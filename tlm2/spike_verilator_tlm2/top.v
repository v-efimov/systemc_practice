==> flow/design.v <==
module io_block #(parameter DW = 32, parameter SIGNAL_WIDTH = 4, parameter ID_WIDTH = 4, parameter ADDR_WIDTH = 8, parameter DATA_WIDTH = 16)
(
input                   clk,
input                   rst_n,
input                   up_valid,
input  [(DW-1):0]       up_data,
output                  up_ready,
output                  down_valid,
output [(DW-1):0]       down_data,
input                   down_ready
);
wire en;
wire write_or_read;
wire ram_we;
wire [(SIGNAL_WIDTH - 1):0] signal_bus_in, signal_bus_out_d;
wire [(ID_WIDTH - 1):0] id_bus_in, id_bus_out_d;
wire [(ADDR_WIDTH - 1):0] addr_bus_in, addr_bus_out_d;
wire [(DATA_WIDTH - 1):0] data_bus_in, data_memread, data_bus_out_d;
reg down_valid_q;
reg [(SIGNAL_WIDTH - 1):0] signal_bus_out_q;
reg [(ID_WIDTH - 1):0] id_bus_out_q;
reg [(ADDR_WIDTH - 1):0] addr_bus_out_q;
reg [(DATA_WIDTH - 1):0] data_bus_out_q;
assign signal_bus_in = up_data[(DATA_WIDTH + ADDR_WIDTH + ID_WIDTH)+:SIGNAL_WIDTH];
assign id_bus_in = up_data[(DATA_WIDTH + ADDR_WIDTH)+:ID_WIDTH];
assign addr_bus_in = up_data[(DATA_WIDTH)+:ADDR_WIDTH];
assign data_bus_in = up_data[0+:DATA_WIDTH];
assign signal_bus_out_d = signal_bus_in;     
assign id_bus_out_d = id_bus_in;
assign addr_bus_out_d = addr_bus_in;
assign data_bus_out_d = (write_or_read) ? data_bus_in : data_memread;
assign en = up_valid & down_ready;
assign write_or_read = signal_bus_in[0];
assign ram_we = en & write_or_read;
reg [DATA_WIDTH-1:0] ram[2**ADDR_WIDTH-1:0];
always @ (posedge clk)
    begin
        if (ram_we)
        ram[addr_bus_in] <= data_bus_in;
    end
assign data_memread = ram[addr_bus_in];
always @(posedge clk)
    if (down_ready)
    begin
        signal_bus_out_q <= signal_bus_out_d;
        id_bus_out_q <= id_bus_out_d;
        addr_bus_out_q <= addr_bus_out_d;
        data_bus_out_q <= data_bus_out_d;
    end
always @(posedge clk)
    if (~rst_n)
        down_valid_q <= 1'b0;
    else if (down_ready)
        down_valid_q <= up_valid;
assign down_valid = down_valid_q;
assign down_data = {signal_bus_out_q, id_bus_out_q, addr_bus_out_q, data_bus_out_q};
assign up_ready = down_ready;
endmodule
module reg_slice # (
    parameter DW = 32
)
(
    input wire         clk,
    input wire         rst_n,
    input wire         up_valid,
    input wire[DW-1:0] up_data,
    output wire        up_ready,
    output reg         down_valid,
    output reg[DW-1:0] down_data,
    input wire         down_ready
);
assign up_ready = !down_valid || down_ready;
always @(posedge clk) begin
    if (~rst_n) begin
        down_valid <= 0;
    end else if (up_ready) begin
        down_valid <= up_valid;
    end
end
always @(posedge clk) begin
    if (up_ready) begin
        down_data <= up_data;
    end
end
endmodule
module skid_buffer # (
    parameter DW = 16
)
(
    input           clk,
    input           rst_n,
    input[DW-1:0]   up_data,
    input           up_valid,
    output reg      up_ready,
    output[DW-1:0]  down_data,
    output          down_valid,
    input           down_ready
);
wire we;
wire sel_d, up_ready_d;
reg sel;
reg[DW-1:0] data_reg;
always @(posedge clk) begin
    if (we) begin
        data_reg <= up_data;
    end
end
reg valid_reg;
always @(posedge clk) begin
    if (~rst_n) begin
        valid_reg <= 1'b0;
    end else if (we) begin
        valid_reg <= up_valid;
    end
end
assign down_data  = (sel) ? data_reg  : up_data;
assign down_valid = (sel) ? valid_reg : up_valid;
parameter BYPASS = 1'b0;
parameter SKID = 1'b1;
reg state, next;
always @(posedge clk) begin
    if (~rst_n) begin
        up_ready <= 1'b1;
        sel <= 1'b0;
    end else begin
        up_ready <= up_ready_d;
        sel <= sel_d;
    end
end
always @(posedge clk) begin
    if (~rst_n) begin
        state <= BYPASS;
    end else begin
        state <= next;
    end
end
always @(state or up_valid or down_ready) begin
    next = 1'bx;
    case (state)
    BYPASS:
        if (up_valid & ~down_ready) begin
            next = SKID;
        end else begin
            next = BYPASS;
        end
    SKID:
        if (down_ready) begin
            next = BYPASS;
        end else begin
            next = SKID;
        end
    endcase
end
assign we = ((state == BYPASS) & (up_valid) & (~down_ready));
assign up_ready_d = (next == BYPASS);
assign sel_d = (next == SKID);
endmodule
module top # (
    parameter DW  = 32
)
(
    input wire                  clk,
    input wire                  rst_n,
    input wire                  up_valid,
    input wire[DW-1:0]  up_data,
    output wire                 up_ready,
    output wire                 down_valid,
    output wire[DW-1:0] down_data,
    input wire                  down_ready
);
wire         w_sk_buff1_down_valid;
wire[DW-1:0] w_sk_buff1_down_data;
wire         w_io_blk1_up_ready;
wire         w_io_blk1_down_valid;
wire[DW-1:0] w_io_blk1_down_data;
wire         w_rg_sl1_up_ready;
skid_buffer # (.DW(DW)) sk_buff1
(
    .clk(clk),
    .rst_n(rst_n),
    .up_valid  (up_valid),
    .up_data   (up_data),
    .up_ready  (up_ready),
    .down_valid(w_sk_buff1_down_valid),
    .down_data (w_sk_buff1_down_data),
    .down_ready(w_io_blk1_up_ready)
);
io_block # (.DW(DW), .SIGNAL_WIDTH(4), .ID_WIDTH(4), .ADDR_WIDTH(8), .DATA_WIDTH(16)) io_blk1
(
    .clk(clk),
    .rst_n(rst_n),
    .up_valid  (w_sk_buff1_down_valid),
    .up_data   (w_sk_buff1_down_data),
    .up_ready  (w_io_blk1_up_ready),
    .down_valid(w_io_blk1_down_valid),
    .down_data (w_io_blk1_down_data),
    .down_ready(w_rg_sl1_up_ready)
);
reg_slice # (.DW(DW)) rg_sl1
(
    .clk(clk),
    .rst_n(rst_n),
    .up_valid  (w_io_blk1_down_valid),
    .up_data   (w_io_blk1_down_data),
    .up_ready(w_rg_sl1_up_ready),
    .down_valid(down_valid),
    .down_data (down_data),
    .down_ready(down_ready)
);
endmodule
# Reports on top
# What the tools print for top, step after step.
# Lines are those of the file above, counted from 1.
# Library cell names are shortened.
# Not given: n/a
[design] design="top" clock_port="clk" library="sky130hd" lib_corner="tt_025C_1v80"

# Elaborated design
# Source: Yosys, flattened and elaborated, memories not mapped. Widths are those after wreduce; folded enables and synchronous resets count as part of the registers. Registers that Yosys merges into a memory's read port (data or address) are not register bits. Print and check cells do not count. Equal cells are merged and count once.
# Yosys's memory passes give these memory sizes; they may raise the number of words (mostly to a power of two), join words into wider ones and drop unused or constant bits.
[word_totals] register_bits=101 ram_bits=4096 memories=1 in_bits=36 output_inout_bits=34 word_cells=31
[memory_table] memory="io_blk1.ram" words=256 word_bits=16 rd=1 wr=1 line_no=35 text="reg [DATA_WIDTH-1:0] ram[2**ADDR_WIDTH-1:0];"
[op_classes] n_mux=9 bitwise=8 reduce_logical=2
[ops] cell="2-to-1 mux 32 bit" count=1
[ops] cell="2-to-1 mux 16 bit" count=2
[ops] cell="2-to-1 mux 8 bit" count=1
[ops] cell="AND 1 bit" count=5
[ops] cell="2-to-1 mux 1 bit" count=4
[ops] cell="NOT 1 bit" count=3
[ops] cell="parallel mux 1 bit (select 2 bit)" count=1
[ops] cell="logical OR 1 bit" count=1
[ops] cell="logical NOT 1 bit" count=1

# Depth
# Yosys ltp: most cells in a row. Word level: on the elaborated netlist, between registers, memories and ports. Mapped: between sequential cells and ports; inverters and the memories' decode and read muxes count.
[depth] word_depth=7 abc_area=0 mapped_depth=14 mapped_depth_nobuf=9

# After synthesis
# Yosys stat after the flow's synthesis: flattened, memories mapped to cells. It holds for the ABC_AREA given above (unset counts as 0); a run with the other value may have another netlist.
[synth_totals] cell_count=7677 synth_area_mm2=0.1597244 sequential_area_mm2=0.1259808 ff_cells=4197 buf_cells=468
[by_type] cell="edfxtp_1" count=4192 area_total_um2=1.26E+05
[by_type] cell="mux4_2" count=879 area_total_um2=1.98E+04
[by_type] cell="a22oi_1" count=413 area_total_um2=3.1E+03
[by_type] cell="nand2_1" count=627 area_total_um2=2.35E+03
[by_type] cell="nor2_1" count=299 area_total_um2=1.12E+03
[by_type] cell="nand3_1" count=208 area_total_um2=1.04E+03
[by_type] cell="buf_2" count=191 area_total_um2=955.917
[by_type] cell="clkbuf_1" count=185 area_total_um2=694.416
[by_type] cell="a311oi_1" count=72 area_total_um2=630.605
[by_type] cell="a21oi_1" count=82 area_total_um2=410.394
[by_type] cell="and3_1" count=59 area_total_um2=369.104
[by_type] cell="buf_4" count=46 area_total_um2=345.331
[by_type] cell="o22ai_1" count=52 area_total_um2=325.312
[by_type] cell="mux2_2" count=26 area_total_um2=292.781
[by_type] cell="nand4_1" count=45 area_total_um2=281.52
[by_type] cell="a31oi_1" count=33 area_total_um2=206.448
[by_type] cell="buf_1" count=44 area_total_um2=165.158
[by_type] cell="nor3_1" count=33 area_total_um2=165.158
# Not listed: further types 43, cells in them 191.
# By module: a second synthesis without flattening, with its own total; a netlist apart from the flattened one above.
[hier_totals] cells_unflattened=7341 hier_area_mm2=0.161575
# Each row is one instance without its submodules.
[by_module] module="io_block" instances=1 cells=7228 mod_area_mm2=0.1589837 seq_area_mm2=0.1239789
[by_module] module="skid_buffer #(DW=32)" instances=1 cells=77 mod_area_mm2=0.0015815 seq_area_mm2=0.001021
[by_module] module="reg_slice #(DW=32)" instances=1 cells=36 mod_area_mm2=0.0010097 seq_area_mm2=0.0009809
[by_module] module="top" instances=1 cells=0 mod_area_mm2=0 seq_area_mm2=0

# Path before layout
# Path of least setup slack by OpenSTA after synthesis, without wires, with an ideal clock, recovery checks aside; 20% of the period is set as input and as output delay. Where synthesis merged equal registers, the netlist keeps one of their names.
[synth_path] kind="input port to flip-flop" start="input port down_ready" end="register sk_buff1.data_reg[0]" period_ps=6010 input_delay_ps=1202 setup_ps=470 t_first_pin_ps=1202 arrival_time_ps=4887 t_required_ps=5540 slack_ps=652 path_delay_ps=4155 path_stages=3 n_path_buf=0 synth_period_reached_ps=5358
# "path_delay_ps" is the arrival time less input delay plus setup time.
# "path_stages": output pins that drive a net of the path, with the launching flip-flop's if there is one; two outputs of one cell count as two.
# "synth_period_reached_ps" = period - worst setup slack (recovery checks aside). The figure is calculated, with input and output delays left at 20% of the set period.
# Between the ends stands the longest chain of elaborated cells between them, by number of cells; it is not shown to be the way that was timed. Of several equally long chains one is given.
# Each line given opens the expression or statement behind the cell; cells for indexed reads and writes are added by Yosys, which also makes memories of some case tables.
[synth_between] path_cell_list="nor2b_1 > inv_1 > nor3b_1" elab_chain_cells=3 cone_cells=3 cone_classes="2 x logic; 1 x reduce/logical"
[synth_rtl] element="from (decl)" line_no=169 text="input wire                  down_ready"
[synth_rtl] element="logical OR 1 bit" line_no=72 text="assign up_ready = !down_valid || down_ready;"
[synth_rtl] element="NOT 1 bit" line_no=154 text="assign we = ((state == BYPASS) & (up_valid) & (~down_ready));"
[synth_rtl] element="AND 1 bit" line_no=154
[synth_rtl] element="to (assign)" line_no=105 text="data_reg <= up_data;"
[synth_rtl] element="to (decl)" line_no=102 text="reg[DW-1:0] data_reg;"

# Path in the finished layout
# Path of least setup slack in the final report of entry B (OpenROAD, finished layout, wires in). Where an end is a register, its clock arrival counts in the times.
# The path's times are printed in steps of 10 ps; the period is the one set.
[layout_path] kind="input port to flip-flop" start="input port up_data[17]" end="register io_blk1.data_bus_out_q[1]" period_ps=8780 input_delay_ps=1760 setup_ps=250 t_first_pin_ps=1760 arrival_time_ps=7240 t_required_ps=9460 slack_ps=2230 path_stages=12 n_path_buf=3
# Between the ends stands the longest chain of elaborated cells between them, by number of cells; it is not shown to be the way that was timed. Of several equally long chains one is given.
# A memory read counts as a cell of the chain, while the word-level depth stops at memories.
[layout_between] path_cell_list="clkdlybuf4s50_1 > inv_1 > o21a_4 > inv_8 > buf_12 > buf_12 > mux4_2 > a22oi_1 > nand4_1 > nor3_1 > o22ai_1 > o32a_1" elab_chain_cells=3 cone_cells=3 lines_between=3 cone_classes="2 x mux; 1 x memory"
[layout_rtl] element="from (decl)" line_no=165 text="input wire[DW-1:0]  up_data,"
[layout_rtl] element="2-to-1 mux 32 bit" line_no=116 text="assign down_data  = (sel) ? data_reg  : up_data;"
[layout_rtl] element="memory (256 x 16 bit)" line_no=35 text="reg [DATA_WIDTH-1:0] ram[2**ADDR_WIDTH-1:0];"
[layout_rtl] element="2-to-1 mux 16 bit" line_no=31 text="assign data_bus_out_d = (write_or_read) ? data_bus_in : data_memread;"
[layout_rtl] element="to (assign)" line_no=48 text="data_bus_out_q <= data_bus_out_d;"
[layout_rtl] element="to (decl)" line_no=23 text="reg [(DATA_WIDTH - 1):0] data_bus_out_q;"

--- measured runs ---
Module top, platform sky130hd: 2 stored runs of the flow (Yosys, OpenROAD) with differing settings, in no particular order. Input and output delays are each 20% of the period that was set; the output load is 0.01 pF.
"timing.achieved_period_ps" means the clock period less the worst setup slack. The figure is calculated, with input and output delays left at 20% of the set period.
"worstPathTime_ps": the worst setup path's part of the clock period (all of it between registers, 20% less for each end at a port) less its slack. A launch clock that arrives late makes it longer, a capture clock that arrives late makes it shorter.
"design_power_uw": no workload was simulated; the value follows from the tool's default switching activity.
"worstPathTime_ps" is given in steps of 10 ps.

[flow] entry A: files
==> flow/run.sh <==
#!/bin/bash
# the make line also repeats the synthesis and layout settings of config.mk as NAME=value (left out here)
make -C /OpenROAD-flow-scripts/flow DESIGN_CONFIG=/design/flow/config.mk WORK_HOME=/design/flow/orfs CLKGATE_MAP_FILE= finish
==> flow/config.mk <==
export PLATFORM = sky130hd
export DESIGN_NAME = top
export DESIGN_NICKNAME = top
export VERILOG_FILES = /design/flow/design.v
export SDC_FILE = /design/flow/constraint.sdc
export NUM_CORES = 4
export LEC_CHECK = 0
export CAP_MARGIN = 20
export CELL_PAD_IN_SITES_DETAIL_PLACEMENT = 2
export CELL_PAD_IN_SITES_GLOBAL_PLACEMENT = 0
export CORE_MARGIN = 3
export CORE_UTILIZATION = 62
export CTS_CLUSTER_DIAMETER = 224
export CTS_CLUSTER_SIZE = 44
export GPL_ROUTABILITY_DRIVEN = 1
export GPL_TIMING_DRIVEN = 0
export MIN_ROUTING_LAYER = met1
export PLACE_DENSITY_LB_ADDON = 0.12
export SLEW_MARGIN = 40
==> flow/constraint.sdc <==
create_clock -name core_clock -period 8.63 [get_ports {clk}]
set_input_delay 1.7260 -clock core_clock [delete_from_list [all_inputs] [get_ports {clk}]]
set_output_delay 1.7260 -clock core_clock [all_outputs]
set_load 0.01 [all_outputs]

[flow] entry A: incomplete, placement halted on DPL-0033

[flow] entry B: files
==> flow/run.sh <==
#!/bin/bash
# the make line also repeats the synthesis and layout settings of config.mk as NAME=value (left out here)
make -C /OpenROAD-flow-scripts/flow DESIGN_CONFIG=/design/flow/config.mk WORK_HOME=/design/flow/orfs CLKGATE_MAP_FILE= finish
==> flow/config.mk <==
export PLATFORM = sky130hd
export DESIGN_NAME = top
export DESIGN_NICKNAME = top
export VERILOG_FILES = /design/flow/design.v
export SDC_FILE = /design/flow/constraint.sdc
export NUM_CORES = 4
export LEC_CHECK = 0
export CAP_MARGIN = 20
export CORE_ASPECT_RATIO = 1.48
export CORE_MARGIN = 9
export CORE_UTILIZATION = 47
export CTS_CLUSTER_SIZE = 40
export GPL_ROUTABILITY_DRIVEN = 1
export MAX_ROUTING_LAYER = met4
export PLACE_DENSITY_LB_ADDON = 0.06
export SLEW_MARGIN = 5
==> flow/constraint.sdc <==
create_clock -name core_clock -period 8.78 [get_ports {clk}]
set_input_delay 1.7560 -clock core_clock [delete_from_list [all_inputs] [get_ports {clk}]]
set_output_delay 1.7560 -clock core_clock [all_outputs]
set_load 0.01 [all_outputs]

[flow] entry B: metrics
[metrics] post_synth_area_mm2 = 0.1597244
[metrics] total_die_area_mm2 = 0.36155
[metrics] finalCellArea_mm2 = 0.182081
[metrics] layout_utilization_pct = 53.8
[metrics] fin_ws_ps = 2228
[metrics] tns_ps = 0
[metrics] fin_hold_ws_ps = 412
[metrics] design_power_uw = 41606
[metrics] timing.achieved_period_ps = 6552
[metrics] worstPathTime_ps = 4800
[metrics] path_kind = input port to flip-flop
--- end ---
